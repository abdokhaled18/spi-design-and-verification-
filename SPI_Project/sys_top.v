==> flow/design.v <==
`timescale 1ns/1ps
module reg_file #(parameter DATA_WIDTH = 8, ADDRESS_SIZE = 8, LENGTH = (2**ADDRESS_SIZE))(
    input i_clk,
    input [ADDRESS_SIZE-1:0] i_address,
    input [DATA_WIDTH-1:0] i_data,
    input i_wr_en,
    output [DATA_WIDTH-1:0] o_data
);
reg [DATA_WIDTH-1:0] reg_file_mem [LENGTH-1:0];
always @(negedge i_clk) begin
    if (i_wr_en)
        reg_file_mem[i_address] <= i_data;
end
assign o_data = reg_file_mem[i_address];
endmodule
`timescale 1ns/1ps
module spi_cu #(parameter DATA_WIDTH = 8, ADDRESS_SIZE = 8) (
    input i_rst,
    input i_clk,
    input i_spi_cs,
    input byte_is_ready,
    input [DATA_WIDTH-1:0] i_recieved_byte,
    output [ADDRESS_SIZE-1:0] o_address,
    output reg o_shift_en,
    output reg o_shift_reg_direction,
    output reg o_shift_reg_par_load,
    output reg o_count_en,
    output reg o_count_clr,
    output reg o_wr_en,
    output o_done
);
wire cmd_is_read;
wire cmd_is_write;
reg [ADDRESS_SIZE-1:0] byte_count;
always @ (posedge i_clk or negedge i_rst or posedge i_spi_cs ) begin
    if(~i_rst) begin
        byte_count <= {ADDRESS_SIZE{1'b0}};
    end
    else if(i_spi_cs) begin
        byte_count <= {ADDRESS_SIZE{1'b0}};
    end
    else if(byte_is_ready) begin
            byte_count <= byte_count + 1;
    end
end
localparam  IDLE    = 1'b0,
            OPR     = 1'b1;
reg state_reg, state_next;
always @(posedge i_clk or negedge i_rst or posedge i_spi_cs) begin
    if(~i_rst) begin
        state_reg <= IDLE;
    end
    else if(i_spi_cs) begin
        state_reg <= IDLE;
    end
    else begin
        state_reg <= state_next;
    end
end
always @* begin
    state_next = state_reg;
    case(state_reg)
    IDLE:begin
        o_shift_en  = ~i_spi_cs;
        o_count_en  = ~i_spi_cs;
        o_count_clr = 1;
        o_wr_en     = 0;
        o_shift_reg_par_load  = 0;
        if(~i_spi_cs) begin
            state_next = OPR;
        end
    end
    OPR:begin
        o_shift_en  = ~i_spi_cs;
        o_count_en  = ~i_spi_cs;
        o_count_clr = 0;
        o_wr_en     = 0;
        o_shift_reg_par_load  = 0;
        if(cmd_is_write && byte_count >= 2 && byte_is_ready) begin
            o_wr_en = 1;
        end
        if(cmd_is_read && byte_count >= 1 && byte_is_ready) begin
            o_shift_reg_par_load = 1;
        end
        if(i_spi_cs)
            state_next = IDLE;
    end
    default: begin
        o_shift_en  = 0;
        o_count_en  = 0;
        o_count_clr = 0;
        o_wr_en     = 0;
        o_shift_reg_par_load = 0;
        state_next = IDLE;
    end
    endcase
end
reg [ADDRESS_SIZE-1:0] cmd_reg;
always @ (posedge i_clk or negedge i_rst) begin
    if(~i_rst)
        cmd_reg <= {DATA_WIDTH{1'b0}};
    else if((byte_count == 0) && (byte_is_ready == 1))
        cmd_reg <= i_recieved_byte;
end
assign cmd_is_write = (cmd_reg == 8'h02) ? 1'b1 : 1'b0;
assign cmd_is_read  = (cmd_reg == 8'h03) ? 1'b1 : 1'b0;
reg [ADDRESS_SIZE-1:0] address_reg;
always @ (posedge i_clk or negedge i_rst) begin
    if(~i_rst)
        address_reg <= {ADDRESS_SIZE{1'b0}};
    else if((byte_count == 1) && byte_is_ready)
        address_reg <= i_recieved_byte;
    else if((byte_count >= 2) & byte_is_ready &(~i_spi_cs))
        address_reg <= address_reg + 1;
end
assign o_address = (cmd_is_read)? ((byte_count == 1) ? i_recieved_byte : address_reg + 1) : address_reg;
assign o_done = i_spi_cs;
endmodule
`timescale 1ns/1ps
module spi_dp #(parameter DATA_WIDTH = 8, ADDRESS_SIZE = 8)(
    input i_rst,
    input i_shift_en,
    input i_shift_reg_direction,
    input i_shift_reg_par_load,
    input i_count_en,
    input i_count_clr,
    input i_reg_file_wr_en,
    input [ADDRESS_SIZE-1:0] i_reg_file_address,
    input i_sys_clk,
    input [ADDRESS_SIZE-1:0] i_sys_address,
    input i_sys_wr_en,
    output [DATA_WIDTH-1:0] o_sys_data,
    input i_clk,
    input i_spi_cs,
    input i_spi_mosi,
    output o_spi_miso,
    input o_done,
    output [DATA_WIDTH-1:0] o_recieved_byte,
    output byte_is_ready
);
wire [DATA_WIDTH-1:0] o_shift_reg_par_data;
wire [DATA_WIDTH-1:0] o_reg_file_data;
uni_shift_reg #(DATA_WIDTH,1) 
    shift_reg_mosi (
        .i_clk(i_clk),
        .i_rst(i_rst),
        .i_ser_data(i_spi_mosi),
        .i_par_data(0),
        .i_shift_en(i_shift_en),
        .i_direction(i_shift_reg_direction),
        .i_par_load(0),
        .o_ser_data(),
        .o_par_data(o_shift_reg_par_data) 
    );
uni_shift_reg #(DATA_WIDTH,0) 
    shift_reg_miso (
        .i_clk(i_clk),
        .i_rst(i_rst),
        .i_ser_data(0),
        .i_par_data(o_reg_file_data),
        .i_shift_en(i_shift_en),
        .i_direction(0),
        .i_par_load(i_shift_reg_par_load),
        .o_ser_data(o_spi_miso),
        .o_par_data() 
    );      
uni_counter #(8) 
    counter_1 (
        .i_rst(i_rst),
        .i_clk(i_clk),
        .i_en(i_count_en),
        .i_up(1),
        .i_clr(i_count_clr),
        .o_count(),
        .o_max_count(byte_is_ready),
        .o_min_count() 
    );
reg_file #(DATA_WIDTH, ADDRESS_SIZE)
    reg_file_inst(
        i_clk,
        i_reg_file_address,
        o_shift_reg_par_data,
        i_reg_file_wr_en,
        o_reg_file_data
    );
assign o_recieved_byte = o_shift_reg_par_data;
endmodule
`timescale 1ns/1ps
module spi_top #(parameter DATA_WIDTH = 8)(
    input i_rst,
    input i_spi_sck,
    input i_spi_mosi,
    input i_spi_cs,
    output o_spi_miso,
    output o_done
);
wire [DATA_WIDTH-1:0] shift_reg_recieved_byte;
wire [DATA_WIDTH-1:0] reg_file_address;
wire shift_reg_byte_is_ready;
wire shift_reg_en;
wire reg_file_wr_en;
wire shift_reg_direction;
wire shift_reg_par_load;
wire count_en;
wire count_clr;
wire trans_done;
spi_cu #(DATA_WIDTH) 
    spi_cu_inst (
        i_rst,
        i_spi_sck,
        i_spi_cs,
        shift_reg_byte_is_ready,
        shift_reg_recieved_byte,
        reg_file_address,
        shift_reg_en,
        shift_reg_direction,
        shift_reg_par_load,
        count_en,
        count_clr,
        reg_file_wr_en,
        trans_done
);
spi_dp #(DATA_WIDTH) 
    spi_dp_inst(
        i_rst,
        shift_reg_en,
        shift_reg_direction,
        shift_reg_par_load,
        count_en,
        count_clr,
        reg_file_wr_en,
        reg_file_address,
        i_sys_clk,
        i_sys_address,
        i_sys_wr_en,
        o_sys_data,
        i_spi_sck,
        i_spi_cs,
        i_spi_mosi,
        o_spi_miso,
        trans_done,
        shift_reg_recieved_byte,
        shift_reg_byte_is_ready
    );
assign o_done = trans_done;
endmodule
`timescale 1ns/1ps
module sys_top #(parameter DATA_WIDTH = 8)(
    input i_rst,
    input clk,
    input i_spi_sck,
    input i_spi_mosi,
    input i_spi_cs,
    output o_spi_miso,
    output [DATA_WIDTH-1:0] data_read
);
wire trans_is_done;
spi_top #(DATA_WIDTH) 
    spi_top_inst (
        i_rst,
        i_spi_sck,
        i_spi_mosi,
        i_spi_cs,
        o_spi_miso,
        trans_is_done 
);
endmodule
`timescale 1ns/1ps
module uni_counter #(parameter MOD = 8 , WIDTH = $clog2(MOD))(
    input i_rst,
    input i_clk,
    input i_en,
    input i_up,
    input i_clr,
    output [WIDTH-1:0] o_count,
    output o_max_count,
    output o_min_count 
);
reg [WIDTH-1:0] count_reg;
always @(posedge i_clk or negedge i_rst )  begin
    if (~i_rst) begin
        count_reg <= {WIDTH {1'b0}};    
    end
    else if (i_clr) begin
        count_reg <= {WIDTH {1'b0}};    
    end
    else if (i_en == 1) begin
        if (i_up == 1) 
            count_reg <= count_reg + 1;
        else 
            count_reg <= count_reg - 1;
    end
end
assign o_count = count_reg;
assign o_max_count = (count_reg == {WIDTH{1'b1}});
assign o_min_count = (count_reg == {WIDTH{1'b0}});
endmodule
`timescale 1ns/1ps
module uni_shift_reg #(parameter DATA_WIDTH = 8, DIRECTION = 1)(
    input i_rst,
    input i_clk,
    input i_ser_data,
    input [DATA_WIDTH-1:0] i_par_data,
    input i_par_load,
    input i_shift_en,
    input i_direction,
    output o_ser_data,
    output [DATA_WIDTH-1 :0] o_par_data
);
reg [DATA_WIDTH-1 : 0] shift_reg;
integer  i ;
generate if (DIRECTION) 
    always @(posedge i_clk or negedge i_rst) begin
        if(~i_rst) begin
            shift_reg <= {DATA_WIDTH {1'b1}};
        end
        else if (i_shift_en == 1) begin
            if(i_par_load == 1)
                shift_reg <= i_par_data;
            else begin        
                shift_reg <= {shift_reg[DATA_WIDTH-2:0],i_ser_data};
            end
        end
    end
else
    always @(negedge i_clk or negedge i_rst) begin
        if(~i_rst) begin
            shift_reg <= {DATA_WIDTH {1'b1}};
        end
        else if (i_shift_en == 1) begin
            if(i_par_load == 1)
                shift_reg <= i_par_data;
            else begin        
                shift_reg <= {shift_reg[DATA_WIDTH-2:0],i_ser_data};
            end
        end
    end
endgenerate
assign o_ser_data = shift_reg[DATA_WIDTH - 1];
assign o_par_data = shift_reg;
endmodule
Step by step through the tools: sys_top --
The steps from the RTL of sys_top to its reports follow in flow order. Lines are those of the file above, counted from 1. Cell names lack the library's common part. Not given: n/a
Set-up: design top sys_top, clock port i_spi_sck, cell library sky130hd, library corner tt_025C_1v80

Elaborated design --
Source: Yosys, flattened and elaborated, memories not mapped. Widths are those after wreduce. Registers that Yosys merges into a memory's read port (data or address) are not register bits. Print and check cells do not count. Equal cells are merged and count once. Yosys's memory passes give these memory sizes; they may raise the number of words (mostly to a power of two), join words into wider ones and drop unused or constant bits.
Operators by class: $lt $le $gt $ge 2, $add $sub $neg 3, bitwise logic cells 5, reductions and logical operators 10, mux-type cells 18, eq/ne operators 4
Operator list (count):
- 8-bit two-way mux | 7
- 8-bit by 1-bit adder with 8-bit output (second input constant) | 2
- 8-bit by 2-bit == test with 1-bit output (second input constant) | 2
- 8-bit by 1-bit >= comparator with 1-bit output (second input constant) | 1
- 8-bit by 1-bit == test with 1-bit output (second input constant) | 1
- 8-bit by 2-bit >= comparator with 1-bit output (second input constant) | 1
- 8-bit logical NOT | 1
- 1-bit logical AND | 6
- 3-bit two-way mux | 2
- 1-bit case mux with 2-bit select | 3
- 1-bit two-way mux | 6
- 2-bit nonzero test | 2
- 1-bit inverter | 3
- 3-bit by 1-bit adder with 3-bit output (second input constant) | 1
- 3-bit == test (second input constant) | 1
- 1-bit AND | 2
- 2-bit OR reduction | 1
Storage and ports: input port bits 5, bits in writable memories 2048, bits in registers 44, output and inout bits 9, memories 1, elaborated cells 50
Memory list:
- spi_top_inst.spi_dp_inst.reg_file_inst.reg_file_mem | depth 256, width 8, read ports 1, wr ports 1, line 9 | reg [DATA_WIDTH-1:0] reg_file_mem [LENGTH-1:0];

Logic depth --
Yosys ltp: most cells in a row. Word level: on the elaborated netlist, between registers, memories and ports. Mapped: between sequential cells and ports; inverters and the memories' decode and read muxes count.
Logic depth: word-level depth 7, ABC_AREA 0, gate-level depth with buffers 16, gate-level depth less buffers 12

Mapped cells and area --
The flow's flattened synthesis, as Yosys stat reports it; memories are mapped. The netlist is that of the ABC_AREA named above (0 if unset); the other value can give another one.
Cell types:
- edfxtp_1 | count 2048, total area 6.15E+04 sq um
- a22oi_1 | count 539, total area 4.05E+03 sq um
- mux2i_1 | count 258, total area 2.58E+03 sq um
- nand2_1 | count 567, total area 2.13E+03 sq um
- a21oi_1 | count 326, total area 1.63E+03 sq um
- nand3_1 | count 231, total area 1.16E+03 sq um
- nor2_1 | count 278, total area 1.04E+03 sq um
- buf_2 | count 169, total area 845.811 sq um
- o22ai_1 | count 135, total area 844.56 sq um
- dfrtp_1 | count 28, total area 700.672 sq um
- clkbuf_1 | count 178, total area 668.141 sq um
- o41ai_1 | count 76, total area 665.638 sq um
- dfstp_2 | count 16, total area 420.403 sq um
- a32oi_1 | count 35, total area 306.544 sq um
- nor4_1 | count 39, total area 243.984 sq um
- nand4_1 | count 27, total area 168.912 sq um
- o311a_1 | count 16, total area 160.154 sq um
- a311oi_1 | count 18, total area 157.651 sq um
Other cell types: 51; their cells: 239.
Mapped netlist: sequential part of the area 62620.1 sq um, synthesis area 81046.5 sq um, cells in the netlist 5223, buffer cells 383, flip-flops 2092
By module: a second synthesis without flattening, with its own total; a netlist apart from the flattened one above.
Second synthesis, totals: cells (unflattened synthesis) 3810, area (unflattened synthesis) 81042.7 sq um
Each row is one instance without its submodules.
By module:
- reg_file | seq. area 61499.0 sq um, times used 1, area 78312.6 sq um, cells 3540
- spi_cu (DATA_WIDTH=8) | seq. area 625.6 sq um, times used 1, area 1615.3 sq um, cells 160
- uni_shift_reg | seq. area 210.2 sq um, times used 1, area 405.4 sq um, cells 37
- uni_shift_reg | seq. area 210.2 sq um, times used 1, area 400.4 sq um, cells 36
- uni_counter (MOD=8) | seq. area 75.1 sq um, times used 1, area 173.9 sq um, cells 17
- spi_dp (DATA_WIDTH=8) | seq. area 0.0 sq um, times used 1, area 67.6 sq um, cells 10
- sys_top | seq. area 0.0 sq um, times used 1, area 63.8 sq um, cells 9
- spi_top (DATA_WIDTH=8) | seq. area 0.0 sq um, times used 1, area 3.8 sq um, cells 1

Lab notebook: sys_top

Top module sys_top; platform sky130hd; tools Yosys and OpenROAD; 2 stored runs in no particular order. Input and output delays are each 20% of the period that was set; the output load is 0.01 pF.
"total power of the final layout" rests on the timing tool's default activity at the inputs, not on a simulated workload.

[record 1] flow files
==> flow/run.sh <==
#!/bin/bash
# the make line also repeats the synthesis and layout settings of config.mk as NAME=value (left out here)
make -C /OpenROAD-flow-scripts/flow DESIGN_CONFIG=/design/flow/config.mk WORK_HOME=/design/flow/orfs CLKGATE_MAP_FILE= finish
==> flow/config.mk <==
export PLATFORM = sky130hd
export DESIGN_NAME = sys_top
export DESIGN_NICKNAME = sys_top
export VERILOG_FILES = /design/flow/design.v
export SDC_FILE = /design/flow/constraint.sdc
export NUM_CORES = 4
export LEC_CHECK = 0
export CAP_MARGIN = 20
export CELL_PAD_IN_SITES_DETAIL_PLACEMENT = 1
export CELL_PAD_IN_SITES_GLOBAL_PLACEMENT = 1
export CORE_MARGIN = 6
export CORE_UTILIZATION = 49
export HOLD_SLACK_MARGIN = 0.29
export MAX_ROUTING_LAYER = met4
export MIN_ROUTING_LAYER = met1
export SLEW_MARGIN = 20
==> flow/constraint.sdc <==
create_clock -name core_clock -period 17.0 [get_ports {i_spi_sck}]
set_input_delay 3.4000 -clock core_clock [delete_from_list [all_inputs] [get_ports {i_spi_sck}]]
set_output_delay 3.4000 -clock core_clock [all_outputs]
set_load 0.01 [all_outputs]

[record 1] result: worst hold slack 0.474 ns; Yosys chip area after synthesis 81046.5 sq um; setup slack of the critical path 2.230 ns; total power of the final layout 13.498 mW; standard-cell area after layout 99202.6 sq um; die area 175306.0 sq um; utilization in the final report 60.7%

[record 2] flow files
==> flow/run.sh <==
#!/bin/bash
# the make line also repeats the synthesis and layout settings of config.mk as NAME=value (left out here)
make -C /OpenROAD-flow-scripts/flow DESIGN_CONFIG=/design/flow/config.mk WORK_HOME=/design/flow/orfs CLKGATE_MAP_FILE= finish
==> flow/config.mk <==
export PLATFORM = sky130hd
export DESIGN_NAME = sys_top
export DESIGN_NICKNAME = sys_top
export VERILOG_FILES = /design/flow/design.v
export SDC_FILE = /design/flow/constraint.sdc
export NUM_CORES = 4
export LEC_CHECK = 0
export ABC_AREA = 1
export CAP_MARGIN = 20
export CORE_MARGIN = 2
export CORE_UTILIZATION = 38
export CTS_CLUSTER_DIAMETER = 125
export MAX_ROUTING_LAYER = met4
export MIN_ROUTING_LAYER = met1
export PLACE_DENSITY_LB_ADDON = 0.24
export SETUP_SLACK_MARGIN = 0.97
export SLEW_MARGIN = 20
==> flow/constraint.sdc <==
create_clock -name core_clock -period 10.5 [get_ports {i_spi_sck}]
set_input_delay 2.1000 -clock core_clock [delete_from_list [all_inputs] [get_ports {i_spi_sck}]]
set_output_delay 2.1000 -clock core_clock [all_outputs]
set_load 0.01 [all_outputs]

[record 2] result: worst hold slack 0.459 ns; Yosys chip area after synthesis 88142.0 sq um; setup slack of the critical path 0.976 ns; total power of the final layout 21.464 mW; standard-cell area after layout 108809.0 sq um; die area 235822.0 sq um; utilization in the final report 47.2%
